==> flow/design.v <==
package alu_opcodes_pkg;
localparam ALU_OP_WIDTH = 5;
localparam ALU_ADD  = 5'b00000;
localparam ALU_SUB  = 5'b01000;
localparam ALU_XOR  = 5'b00100;
localparam ALU_OR   = 5'b00110;
localparam ALU_AND  = 5'b00111;
localparam ALU_SRA  = 5'b01101;   
localparam ALU_SRL  = 5'b00101;   
localparam ALU_SLL  = 5'b00001;   
localparam ALU_LTS  = 5'b11100;   
localparam ALU_LTU  = 5'b11110;   
localparam ALU_GES  = 5'b11101;   
localparam ALU_GEU  = 5'b11111;   
localparam ALU_EQ   = 5'b11000;   
localparam ALU_NE   = 5'b11001;   
localparam ALU_SLTS = 5'b00010;   
localparam ALU_SLTU = 5'b00011;   
endpackage
package memory_pkg;
  localparam INSTR_MEM_SIZE_BYTES = 512;
  localparam INSTR_MEM_SIZE_WORDS = INSTR_MEM_SIZE_BYTES / 4;
  localparam DATA_MEM_SIZE_BYTES  = 512;
  localparam DATA_MEM_SIZE_WORDS  = DATA_MEM_SIZE_BYTES / 4;
endpackage
package csr_pkg;
  localparam CSR_RW          = 3'b001;
  localparam CSR_RS          = 3'b010;
  localparam CSR_RC          = 3'b011;
  localparam CSR_RWI         = 3'b101;
  localparam CSR_RSI         = 3'b110;
  localparam CSR_RCI         = 3'b111;
  localparam MIE_ADDR        = 12'h304;
  localparam MTVEC_ADDR      = 12'h305;
  localparam MSCRATCH_ADDR   = 12'h340;
  localparam MEPC_ADDR       = 12'h341;
  localparam MCAUSE_ADDR     = 12'h342;
endpackage
`timescale 1ns / 1ps
`timescale 1ns / 1ps
package memory_pkg;
  localparam INSTR_MEM_SIZE_BYTES = 1024;
  localparam INSTR_MEM_SIZE_WORDS = INSTR_MEM_SIZE_BYTES / 4;
  localparam DATA_MEM_SIZE_BYTES  = 2048;
  localparam DATA_MEM_SIZE_WORDS  = DATA_MEM_SIZE_BYTES / 4;
endpackage
module csr_controller (
    input logic clk_i,
    input logic rst_i,
    input logic trap_i,
    input logic [2:0] opcode_i,
    input logic [11:0] addr_i,
    input logic [31:0] pc_i,
    input logic [31:0] mcause_i,
    input logic [31:0] rs1_data_i,
    input logic [31:0] imm_data_i,
    input logic        write_enable_i,
    output logic [31:0] read_data_o,
    output logic [31:0] mie_o,
    output logic [31:0] mepc_o,
    output logic [31:0] mtvec_o
);
  logic [31:0] VeD, vXRXX, Tzi1KCKE, gfnK, gaSybr;
  logic [31:0] mcause, mscratch;
  logic asdfga;
  logic [31:0] fadfda;
  assign mscratch = Tzi1KCKE;
  logic adfader;
  logic [2:0] llafdh;
  logic [31:0] ljlkjavn;
  logic [31:0] ljljlj;
  assign mtvec_o = vXRXX;
  logic [31:0] abvD3l;
  assign mcause = gaSybr;
  logic [31:0] ljiuasdf;
  assign mepc_o = gfnK;
  logic [4:0] suabm1;
  assign asdfga = write_enable_i;
  logic [31:0] ljiufdqwq;
  assign suabm1[3] = asdfga & (fadfda == (32'h0a0f_030f & 32'hf500_0f05));
  assign adfader = trap_i;
  logic [31:0] lkjoiuqer;
  assign ljlkjavn = pc_i;
  assign fadfda = addr_i;
  assign suabm1[4] = asdfga & (fadfda == (32'h0000_0300 | 32'h0000_0004));
  assign lkjoiuqer = mcause_i;
  assign suabm1[2] = asdfga & (fadfda == (32'ha050_0300 ^ 32'ha050_0040));
  assign ljiuasdf = imm_data_i;
  assign llafdh = opcode_i;
  assign suabm1[1] = asdfga & (fadfda == (32'd1234 - 32'd401));
  assign mie_o   = VeD;
  assign suabm1[0] = asdfga & (fadfda == (32'h1dd + 32'h165));
  assign read_data_o = ljiufdqwq;
  assign ljljlj = rs1_data_i;
  always_comb begin
    case (llafdh[2:0])
      0: abvD3l = ljljlj ^ rs1_data_i;
      1: abvD3l = ljljlj;
      2: abvD3l = ljljlj | ljiufdqwq;
      3: abvD3l = ~ljljlj & ljiufdqwq;
      4: abvD3l = ~rs1_data_i ^ ~ljljlj;
      5: abvD3l = ljiuasdf;
      6: abvD3l = ljiuasdf | ljiufdqwq;
      7: abvD3l = ~ljiuasdf & ljiufdqwq;
    endcase
  end
  always_comb begin
    case (fadfda)
      772: ljiufdqwq = VeD;
      773: ljiufdqwq = vXRXX;
      832: ljiufdqwq = Tzi1KCKE;
      833: ljiufdqwq = gfnK;
      834: ljiufdqwq = gaSybr;
      default: ljiufdqwq = 32'd0;
    endcase
  end
  always_ff @(posedge clk_i) begin
    if (rst_i) begin
      VeD <= 32'd0;
    end else if (suabm1[4]) begin
      VeD <= abvD3l;
    end
  end
  always_ff @(posedge clk_i) begin
    if (rst_i) begin
      vXRXX <= 32'd0;
    end else if (suabm1[3]) begin
      vXRXX <= abvD3l;
    end
  end
  always_ff @(posedge clk_i) begin
    if (rst_i) begin
      Tzi1KCKE <= 32'd0;
    end else if (suabm1[2]) begin
      Tzi1KCKE <= abvD3l;
    end
  end
  always_ff @(posedge clk_i) begin
    if (rst_i) begin
      gfnK <= 32'd0;
    end else if (suabm1[1] | adfader) begin
      gfnK <= adfader ? ljlkjavn : abvD3l;
    end
  end
  always_ff @(posedge clk_i) begin
    if (rst_i) begin
      gaSybr <= 32'd0;
    end else if (suabm1[0] | adfader) begin
      gaSybr <= adfader ? lkjoiuqer : abvD3l;
    end
  end
endmodule
# Tool chain data of csr_controller
# Tool output for the design above, in the order of the flow.
# Lines are those of the file above, counted from 1.
# Operators carry their Yosys type and port widths (W data, S select, Z words).
# Library cell names are shortened.
# Not given: n/a
dict set report design {
  top {csr_controller}
  clk_port {clk_i}
  lib {sky130hd}
  corner {tt_025C_1v80}
}

# Word level
# Yosys after proc, flatten, opt, wreduce and memory -nomap, before mapping. Memory bits, and registers merged into a memory's read port (data or address), are not among the register bits. Print and check cells are not counted. Equal cells are merged and count once.
dict set report word_totals {
  regBits 160
  in_bits 147
}
dict set report classes {
  mux 4
  equal 12
  n_logic 15
  reduce_and_logical 1
}
# op n
set ops {}
lappend ops {{$pmux W32 S8} 1}
lappend ops {{$pmux W32 S5} 1}
lappend ops {{$and A32 B32 Y32} 2}
lappend ops {{$or A32 B32 Y32} 2}
lappend ops {{$xor A32 B32 Y32} 2}
lappend ops {{$not A32 Y32} 2}
lappend ops {{$mux W32} 2}
lappend ops {{$eq A12 B10 Y1 const B} 5}
lappend ops {{$eq A3 B3 Y1 const B} 4}
lappend ops {{$eq A3 B2 Y1 const B} 2}
lappend ops {{$and A1 B1 Y1} 5}
lappend ops {{$eq A3 B1 Y1 const B} 1}
lappend ops {{$logic_not A3 Y1} 1}
lappend ops {{$or A1 B1 Y1} 2}

# Depth
# Longest topological path by Yosys (ltp), each cell counted once; first at word level (registers and memories cut), then after technology mapping (sequential cells cut; the memories' decode and read muxes count).
dict set report logic_depth {
  depth_word 5
  abc_area 0
  depth_mapped 9
}

# Synthesis result
# The flow's flattened synthesis, as Yosys stat reports it; memories are mapped. The netlist is that of the ABC_AREA named above (0 if unset); the other value can give another one.
# Totals and module areas in this step are rounded.
dict set report mapped {
  sequential_area_um2 3200
  cell_count 1105
  ffs 160
  yosys_area_um2 9090
}
# type n
set types {}
lappend types {dfxtp_1 160}
lappend types {mux2i_1 54}
lappend types {nor2_1 133}
lappend types {nand2_1 123}
lappend types {a211oi_1 58}
lappend types {a21oi_1 64}
lappend types {o221ai_1 36}
lappend types {clkbuf_1 80}
lappend types {or4b_2 30}
lappend types {a22oi_1 24}
lappend types {o21ai_0 36}
lappend types {nand3b_1 21}
lappend types {o31ai_1 18}
lappend types {a211oi_2 10}
lappend types {a211o_1 13}
lappend types {a311oi_1 13}
lappend types {nand2b_1 16}
lappend types {nand3_1 19}
# Not listed: further types 44, cells in them 197.

# Worst setup path after synthesis
# Source: OpenSTA report_checks on the synthesized netlist (no wires, ideal clock, input and output delay 20% of the period each), path of least setup slack; recovery checks are left aside. Register names are those of the netlist, which keeps one name where synthesis merged equal registers.
dict set report synth_timing {
  kind {input to output}
  start {input port addr_i[5]}
  end {output port read_data_o[6]}
  output_delay_ns 0.570
  t_arrival_ns 2.099
  path_stages 7
  delay_ns 1.529
  required_ns 2.280
  period_ns 2.85
  in_delay_ns 0.570
  t_first_pin_ns 0.570
  n_path_buf 3
  slack_ns 0.181
  synth_period_reached_ns 2.669
}
# "delay_ns" is the arrival time less input delay plus setup time.
# At an output port there is no setup time.
# "path_stages": output pins that drive a net of the path, with the launching flip-flop's if there is one; two outputs of one cell count as two.
# "synth_period_reached_ns" is the clock period less the worst setup slack; recovery checks do not enter. This is arithmetic on one report: input and output delays are still those of the set period (20% each).
# The rows between start and end are the longest chain of elaborated cells between them; the timing report does not say that the signal goes this way. Where chains are equally long, one stands for them.
# A line is the first line of the expression or statement that the cell stems from. Yosys adds cells for indexed reads and writes and turns some case tables into memories.
dict set report synth_via {
  path_cell_list {or4_4 -> buf_6 -> nor4_4 -> buf_6 -> buf_12 -> nand2_1 -> nand3b_1}
  elab_chain_len 2
  cone_cells 6
  classes_between {5 x eq/ne; 1 x mux}
}
# element line
set synth_rtl {}
lappend synth_rtl {{start: declaration} 52} ;# input logic [11:0] addr_i,
lappend synth_rtl {{$eq A12 B10 Y1} 108} ;# case (fadfda)
lappend synth_rtl {{$pmux W32 S5} 108}
lappend synth_rtl {{end: declaration} 58} ;# output logic [31:0] read_data_o,

# Path in the finished layout
# Path of least setup slack in the final report of run 2 (OpenROAD, finished layout, wires in). Where an end is a register, its clock arrival counts in the times.
dict set report layout_timing {
  kind {input to output}
  start {input port addr_i[4]}
  end {output port read_data_o[5]}
  output_delay_ns 0.68
  required_ns 2.73
  n_path_buf 4
  in_delay_ns 0.68
  period_ns 3.41
  path_stages 7
  slack_ns 0.01
  t_first_pin_ns 0.68
  t_arrival_ns 2.72
}
# The rows between start and end are the longest chain of elaborated cells between them; the timing report does not say that the signal goes this way. Where chains are equally long, one stands for them.
dict set report layout_via {
  path_cell_list {dlygate4sd2_1 -> or4_4 -> buf_12 -> buf_4 -> a2111oi_4 -> nand3b_1 -> clkdlybuf4s15_1}
  elab_chain_len 2
  cone_cells 6
  classes_between {5 x eq/ne; 1 x mux}
}
# element line
set layout_rtl {}
lappend layout_rtl {{start: declaration} 52} ;# input logic [11:0] addr_i,
lappend layout_rtl {{$eq A12 B10 Y1} 108} ;# case (fadfda)
lappend layout_rtl {{$pmux W32 S5} 108}
lappend layout_rtl {{end: declaration} 58} ;# output logic [31:0] read_data_o,

Lab notebook: csr_controller

2 stored runs of csr_controller in the flow (synthesis by Yosys, layout by OpenROAD, sky130hd cells), in arbitrary order. Constraints: input delay and output delay 20% of the set period each, output load 0.01 pF.
"totalPower_uw" is the tool's figure for a default switching activity; nothing was simulated.
The results are shown rounded.

# run 1
==> flow/run.sh <==
#!/bin/bash
# the make line also repeats the synthesis and layout settings of config.mk as NAME=value (left out here)
make -C /OpenROAD-flow-scripts/flow DESIGN_CONFIG=/design/flow/config.mk WORK_HOME=/design/flow/orfs CLKGATE_MAP_FILE= finish
==> flow/config.mk <==
export PLATFORM = sky130hd
export DESIGN_NAME = csr_controller
export DESIGN_NICKNAME = csr_controller
export VERILOG_FILES = /design/flow/design.v
export SDC_FILE = /design/flow/constraint.sdc
export NUM_CORES = 4
export LEC_CHECK = 0
export CAP_MARGIN = 20
export CELL_PAD_IN_SITES_DETAIL_PLACEMENT = 0
export CELL_PAD_IN_SITES_GLOBAL_PLACEMENT = 2
export CORE_ASPECT_RATIO = 0.81
export CORE_MARGIN = 2
export CORE_UTILIZATION = 56
export CTS_CLUSTER_DIAMETER = 221
export SETUP_SLACK_MARGIN = -0.01
export SLEW_MARGIN = 20
export TNS_END_PERCENT = 45
==> flow/constraint.sdc <==
create_clock -name core_clock -period 5.55 [get_ports {clk_i}]
set_input_delay 1.1100 -clock core_clock [delete_from_list [all_inputs] [get_ports {clk_i}]]
set_output_delay 1.1100 -clock core_clock [all_outputs]
set_load 0.01 [all_outputs]

==> run 1: results <==
outcome="no results, placement failed with GPL-0301"

# run 2
==> flow/run.sh <==
#!/bin/bash
# the make line also repeats the synthesis and layout settings of config.mk as NAME=value (left out here)
make -C /OpenROAD-flow-scripts/flow DESIGN_CONFIG=/design/flow/config.mk WORK_HOME=/design/flow/orfs CLKGATE_MAP_FILE= finish
==> flow/config.mk <==
export PLATFORM = sky130hd
export DESIGN_NAME = csr_controller
export DESIGN_NICKNAME = csr_controller
export VERILOG_FILES = /design/flow/design.v
export SDC_FILE = /design/flow/constraint.sdc
export NUM_CORES = 4
export LEC_CHECK = 0
export ABC_AREA = 0
export CAP_MARGIN = 20
export CORE_ASPECT_RATIO = 0.61
export CORE_MARGIN = 10
export CORE_UTILIZATION = 50
export GPL_ROUTABILITY_DRIVEN = 0
export PLACE_DENSITY_LB_ADDON = 0.24
export SLEW_MARGIN = 20
export TNS_END_PERCENT = 60
==> flow/constraint.sdc <==
create_clock -name core_clock -period 3.41 [get_ports {clk_i}]
set_input_delay 0.6820 -clock core_clock [delete_from_list [all_inputs] [get_ports {clk_i}]]
set_output_delay 0.6820 -clock core_clock [all_outputs]
set_load 0.01 [all_outputs]

==> run 2: results <==
synthesis_area_um2=9090
total_die_area_um2=24100
finish.stdcell_area_um2=13500
final_util_pct=75.9
worst_setup_slack_ns=0.009
fin_tns_ns=0.000
totalPower_uw=4690
